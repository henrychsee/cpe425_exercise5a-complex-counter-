==> flow/design.v <==
`timescale 1ns/1ps
module regset(Data_out,Clk,Data_in,Address,RW);
	input [3:0]Data_in;
	input [2:0]Address;
	input Clk, RW;
	output reg [3:0]Data_out;	
	reg [3:0]AR;
	reg [3:0]BR;
	reg [3:0]CR;
	reg [3:0]DR;
	reg [3:0]ER;
	reg [3:0]FR;
	reg [3:0]GR;
	reg [3:0]HR;
	always @(negedge Clk)
	begin
		if(RW)
			begin
				case (Address)
					3'b000 : AR <= Data_in;
					3'b001 : BR <= Data_in;
					3'b010 : CR <= Data_in;
					3'b011 : DR <= Data_in;
					3'b100 : ER <= Data_in;
					3'b101 : FR <= Data_in;
					3'b110 : GR <= Data_in;
					3'b111 : HR <= Data_in;
				endcase
				Data_out <= 4'dz;
			end
		else
			begin
				case (Address)
					3'b000 : Data_out <= AR;
					3'b001 : Data_out <= BR;
					3'b010 : Data_out <= CR;
					3'b011 : Data_out <= DR;
					3'b100 : Data_out <= ER;
					3'b101 : Data_out <= FR;
					3'b110 : Data_out <= GR;
					3'b111 : Data_out <= HR;
				endcase
			end
	end
endmodule
# == Reports on regset ==
# The steps from the RTL of regset to its reports follow in flow order.
# Lines are those of the file above, counted from 1.
# Cell names lack the library's common part.
# The mark n/a stands for no value.
# inputs
design,regset
clk_port,Clk
cell_library,sky130hd
corner,tt_025C_1v80

# == Word-level counts ==
# Counts by Yosys on the flattened word-level netlist (proc, flatten, opt, wreduce; memories kept). Register bits leave out memories and registers merged into their read ports (data or address); mux counts leave out enables and synchronous resets folded into registers. Print and check cells are left out. Cells with the same type and inputs are merged into one.
# word_totals
inputBits,9
word_cells,27
reg_bits,36
out_inout_bits,4
# classes
reduce_and_logical,9
eq_ne,7
n_mux,2
# op_table
cell,count
4-bit case mux with 8-bit select,1
2-bit AND reduction,8
3-bit == test (second input constant),4
3-bit by 2-bit == test with 1-bit output (second input constant),2
4-bit 2-to-1 mux,1
3-bit by 1-bit == test with 1-bit output (second input constant),1
3-bit logical NOT,1

# == Depth ==
# Longest topological path by Yosys (ltp), each cell counted once; first at word level (registers and memories cut), then after technology mapping (sequential cells cut; the memories' decode and read muxes count).
# depth
word_depth,3
abc_area,0
ltp_mapped,5
depth_no_buf,4

# == Synthesis result ==
# Source: synth_stat.txt of the flow (Yosys; design flattened, memories mapped). It holds for the ABC_AREA given above (unset counts as 0); a run with the other value may have another netlist.
# by_type
type,count,type_area_um2
edfxtp_1,32,960.922
mux2i_1,10,100.096
dfxtp_1,4,80.077
nor2_1,9,33.782
o22a_1,3,26.275
a211oi_1,3,22.522
buf_4,3,22.522
nor3b_1,3,22.522
nand2b_1,3,18.768
o22ai_1,3,18.768
buf_6,1,11.261
mux2_1,1,11.261
nand2_1,3,11.261
or3_4,1,11.261
nor3_1,2,10.01
inv_1,2,7.507
nand3b_1,1,7.507
a31oi_1,1,6.256
# Other cell types: 4; their cells: 4.
# synth_totals
mapped_cells,89
flip_flops,36
seqArea_um2,1041.0
buffers,4
mapped_area_um2,1403.8

==> runs of regset <==
Design regset on sky130hd. What follows are 2 stored runs of the flow, each under its own settings; their order means nothing. The constraints put input and output delay at 20% of the set period each and load the outputs with 0.01 pF.
"totalPower_uw" rests on the timing tool's default activity at the inputs, not on a simulated workload.

Run 1, flow files:
==> flow/run.sh <==
#!/bin/bash
# the make line also repeats the synthesis and layout settings of config.mk as NAME=value (left out here)
make -C /OpenROAD-flow-scripts/flow DESIGN_CONFIG=/design/flow/config.mk WORK_HOME=/design/flow/orfs CLKGATE_MAP_FILE= finish
==> flow/config.mk <==
export PLATFORM = sky130hd
export DESIGN_NAME = regset
export DESIGN_NICKNAME = regset
export VERILOG_FILES = /design/flow/design.v
export SDC_FILE = /design/flow/constraint.sdc
export NUM_CORES = 4
export LEC_CHECK = 0
export CAP_MARGIN = 20
export CORE_MARGIN = 2
export CORE_UTILIZATION = 40
export SETUP_SLACK_MARGIN = 0.1
export SLEW_MARGIN = 20
==> flow/constraint.sdc <==
create_clock -name core_clock -period 3.54 [get_ports {Clk}]
set_input_delay 0.7080 -clock core_clock [delete_from_list [all_inputs] [get_ports {Clk}]]
set_output_delay 0.7080 -clock core_clock [all_outputs]
set_load 0.01 [all_outputs]

==> results of run 1, as CSV <==
result,value
finalCellArea_um2,1884.3
setupTns_ns,0.000
setup_worst_slack_ns,0.169
final_die_area_um2,3999.3
synth_area_um2,1403.8
totalPower_uw,997.4

Run 2, flow files:
==> flow/run.sh <==
#!/bin/bash
# the make line also repeats the synthesis and layout settings of config.mk as NAME=value (left out here)
make -C /OpenROAD-flow-scripts/flow DESIGN_CONFIG=/design/flow/config.mk WORK_HOME=/design/flow/orfs CLKGATE_MAP_FILE= finish
==> flow/config.mk <==
export PLATFORM = sky130hd
export DESIGN_NAME = regset
export DESIGN_NICKNAME = regset
export VERILOG_FILES = /design/flow/design.v
export SDC_FILE = /design/flow/constraint.sdc
export NUM_CORES = 4
export LEC_CHECK = 0
export ABC_AREA = 0
export CAP_MARGIN = 20
export CELL_PAD_IN_SITES_GLOBAL_PLACEMENT = 1
export CORE_MARGIN = 2
export CORE_UTILIZATION = 47
export GPL_ROUTABILITY_DRIVEN = 1
export GPL_TIMING_DRIVEN = 1
export MIN_ROUTING_LAYER = met2
export PLACE_DENSITY = 0.86
export SLEW_MARGIN = 5
export TNS_END_PERCENT = 70
==> flow/constraint.sdc <==
create_clock -name core_clock -period 5.17 [get_ports {Clk}]
set_input_delay 1.0340 -clock core_clock [delete_from_list [all_inputs] [get_ports {Clk}]]
set_output_delay 1.0340 -clock core_clock [all_outputs]
set_load 0.01 [all_outputs]

==> results of run 2, as CSV <==
result,value
finalCellArea_um2,1808.0
setupTns_ns,0.000
setup_worst_slack_ns,0.342
final_die_area_um2,3439.8
synth_area_um2,1403.8
totalPower_uw,625.5
